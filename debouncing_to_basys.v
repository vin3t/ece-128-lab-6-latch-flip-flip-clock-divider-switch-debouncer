==> flow/design.v <==
`timescale 1ns / 1ps
module debouncing(
    input RAW,
    input CLK,
    output reg CLEAN,
    output LED_RAW,
    output LED_BOUNCE
    );
    reg [26:0] counter;
    wire TC;
    assign LED_RAW = RAW;
    assign LED_BOUNCE = RAW & ~CLEAN; 
    always @(posedge CLK) begin
        if(~RAW)
            counter <= 27'b0;
        else if (!TC)
            counter <= counter + 1'b1;
        end
    assign TC = (counter == 27'b111111111111111111111111111);
    always@(posedge CLK) begin
        if(~RAW)
            CLEAN <= 1'b0;
        else if (TC)
            CLEAN <= 1'b1;
        end
endmodule
`timescale 1ns / 1ps
module top_debouncer_basys3(
    input  CLK,         
    input  btn0,
    output [2:0] LED  
);
    wire CLEAN, LED_RAW, LED_BOUNCE;
    debouncing uut (.RAW(btn0),.CLK(CLK),.CLEAN(CLEAN),.LED_RAW(LED_RAW),.LED_BOUNCE(LED_BOUNCE));
    assign LED[0] = CLEAN;        
    assign LED[1] = LED_RAW;      
    assign LED[2] = LED_BOUNCE;   
endmodule
Step by step through the tools: top_debouncer_basys3
Tool output for the design above, in the order of the flow.
Lines are those of the file above, counted from 1.
Cell names lack the library's common part.
A cell with - has no value.

set-up
  design top = top_debouncer_basys3
  clock port = CLK
  cell library = sky130hd
  library corner = tt_025C_1v80

Word-level counts
Counts by Yosys on the flattened word-level netlist (proc, flatten, opt, wreduce; memories kept). Register bits leave out memories and registers merged into their read ports (data or address); mux counts leave out enables and synchronous resets folded into registers. Print and check cells are left out. Cells with the same type and inputs are merged into one.

storage and ports
  word-level cells = 6
  register bits after elaboration = 28
  output and inout bits = 3
  input bits = 2

cells by class
  add/sub/neg operators = 1
  equal/unequal tests = 1
  bitwise gates (word level) = 2

operators by type and width
  cell                                                      number
  27-bit by 1-bit adder with 27-bit output with constant B  1
  27-bit equality test with constant B                      1
  1-bit bitwise AND                                         1
  1-bit NOT                                                 1

Logic depth
Longest topological path by Yosys (ltp), each cell counted once; first at word level (registers and memories cut), then after technology mapping (sequential cells cut; the memories' decode and read muxes count).

logic depth
  depth in word-level cells = 2
  ABC_AREA = 0
  gate-level depth with buffers = 8
  mapped depth without buffers = 6

After synthesis
Yosys stat after the flow's synthesis: flattened, memories mapped to cells. It holds for the ABC_AREA given above (unset counts as 0); a run with the other value may have another netlist.

cell types
  type      number  area in all (µm²)
  dfxtp_1   28      560.538
  xnor2_1   13      113.859
  a21oi_1   17      85.082
  nor2_1    22      82.579
  nand3_1   14      70.067
  nor4_4    3       63.811
  nand2_1   13      48.797
  nand4_2   3       37.536
  nand4_1   5       31.28
  nor3_1    5       25.024
  or3_1     4       25.024
  buf_4     3       22.522
  nand4_4   1       21.27
  and4_2    2       20.019
  o21ai_1   4       20.019
  a31oi_1   3       18.768
  nor4_1    3       18.768
  nand4b_1  2       17.517

Not listed: further types 20, cells in them 27.

mapped netlist
  mapped flip-flops = 28
  mapped area = 1481.4 µm²
  area of sequential cells = 560.5 µm²
  buffer cells = 8
  mapped cells = 172

The figures by module come from a second, unflattened synthesis with its own total; it is not the netlist above.

second synthesis, totals
  cell total of the unflattened synthesis = 165
  area (unflattened synthesis) = 1461.4 µm²

Rows give one instance, submodules left out.

by module
  module                area (µm²)  times used  sequential area (µm²)  cells
  debouncing            1438.9      1           560.5                  162
  top_debouncer_basys3  22.5        1           0.0                    3

Path before layout
Source: OpenSTA report_checks on the synthesized netlist (no wires, ideal clock, input and output delay 20% of the period each), path of least setup slack; recovery checks are left aside. Register names are those of the netlist, which keeps one name where synthesis merged equal registers.

timing post-synthesis
  path type = input port to output port
  from = in btn0
  to = out LED[2]
  time at the first pin = 0.716 ns
  path delay = 0.586 ns
  data required time = 2.864 ns
  data arrival time = 1.302 ns
  stages = 4
  path buffers = 2
  period = 3.58 ns
  input delay = 0.716 ns
  setup slack = 1.562 ns
  output delay = 0.716 ns
  synthesis period reached = 2.018 ns

"path delay" is the arrival time less input delay plus setup time.
A path that ends at an output port has no setup time.
"stages": output pins that drive a net of the path, with the launching flip-flop's if there is one; two outputs of one cell count as two.
"synthesis period reached" = period - worst setup slack (recovery checks aside). The figure is calculated, with input and output delays left at 20% of the set period.
Between the ends stands the longest chain of elaborated cells between them, by number of cells; it is not shown to be the way that was timed. Of several equally long chains one is given.
Each line given opens the expression or statement behind the cell; cells for indexed reads and writes are added by Yosys, which also makes memories of some case tables.

on the way, post-synthesis
  cell sequence = clkinv_1 clkbuf_1 nor2_1 buf_4
  length of the longest elaborated chain = 1
  elaborated cells between the ends (all ways) = 1
  RTL lines with such cells = 1
  classes of those cells = 1 x logic

RTL lines, path post-synthesis
  element            line  text
  from (decl)        30    input  btn0,
  1-bit bitwise AND  12    assign LED_BOUNCE = RAW & ~CLEAN;
  to (decl)          31    output [2:0] LED

Nets of the timed path that keep an RTL name, with a line that drives or declares them; the list need not be complete.

nets with RTL names, path post-synthesis
  signal      line
  LED_BOUNCE  12

Path in the finished layout
Path of least setup slack in the final report of run 1 (OpenROAD, finished layout, wires in). Where an end is a register, its clock arrival counts in the times.

timing after layout
  path type = flip-flop to flip-flop
  from = reg uut.counter[5]
  to = reg uut.counter[20]
  setup slack = -0.50 ns
  library setup time = 0.11 ns
  period = 1.11 ns
  path buffers = 0
  stages = 6
  data arrival time = 1.78 ns
  data required time = 1.28 ns
  time at the first pin = 0.27 ns

Between the ends stands the longest chain of elaborated cells between them, by number of cells; it is not shown to be the way that was timed. Of several equally long chains one is given.

on the way, after layout
  cell sequence = dfxtp_2 nand4_4 or3_4 nor4_4 xnor2_1 nor2_1
  length of the longest elaborated chain = 1
  elaborated cells between the ends (all ways) = 2
  RTL lines with such cells = 2
  classes of those cells = 1 x add/sub; 1 x eq/ne

RTL lines, path after layout
  element                                   line  text
  from (decl)                               9     reg [26:0] counter;
  from (assign)                             15    counter <= 27'b0;
  from (assign)                             17    counter <= counter + 1'b1;
  27-bit by 1-bit adder with 27-bit output  17
  to (assign)                               15
  to (assign)                               17
  to (decl)                                 9

Flow measurements of top_debouncer_basys3 on sky130hd: 2 stored runs with different settings, listed in no order. Input and output delays are each 20% of the period that was set; the output load is 0.01 pF.
"achieved clock period (ns)": clock period set for the run, less the worst setup slack. It is reckoned from that one timing run; input and output delays stay at 20% of the period that was set.
"worst setup path time (ns)" means the part of the period allowed to the worst setup path (the constraints hold back 20% at inputs and 20% at outputs) less its slack; where the path has registers, the arrival times of their clocks count too.
By "finish__power__total" is meant OpenSTA's value without simulated activity: inputs other than the clock are taken to toggle once in ten clock periods, and the tool carries that through the logic.

settings of run 1
{
  "period_ns": 1.11,
  "CAP_MARGIN": 20,
  "CORE_MARGIN": 2,
  "CORE_UTILIZATION": 40,
  "SLEW_MARGIN": 20
}
report of run 1
yosys chip area after synthesis (um^2): 1481.4
finish__design__die__area: 4206.2
finish__design__instance__area__stdcell: 2421.1
finish__design__instance__utilization: 0.6714
finish__timing__setup__ws: -0.503
finish__timing__setup__tns: -11.221
finish__timing__hold__ws: 0.400
finish__power__total: 1.703e-03
achieved clock period (ns): 1.613
worst setup path time (ns): 1.61
worst setup path kind: flip-flop to flip-flop

settings of run 2
{
  "period_ns": 1.73,
  "CORE_UTILIZATION": 25,
  "PLACE_DENSITY_LB_ADDON": 0.09,
  "CELL_PAD_IN_SITES_GLOBAL_PLACEMENT": 0,
  "ABC_AREA": 0,
  "CTS_CLUSTER_DIAMETER": 247,
  "SLEW_MARGIN": 30,
  "MAX_ROUTING_LAYER": "met4",
  "CAP_MARGIN": 20,
  "CORE_MARGIN": 2
}
report of run 2
yosys chip area after synthesis (um^2): 1481.4
finish__design__die__area: 6557.8
finish__design__instance__area__stdcell: 1950.6
finish__design__instance__utilization: 0.3354
finish__timing__setup__ws: 0.086
finish__timing__setup__tns: 0.000
finish__timing__hold__ws: 0.480
finish__power__total: 1.077e-03
achieved clock period (ns): 1.644
worst setup path time (ns): 1.64
worst setup path kind: flip-flop to flip-flop
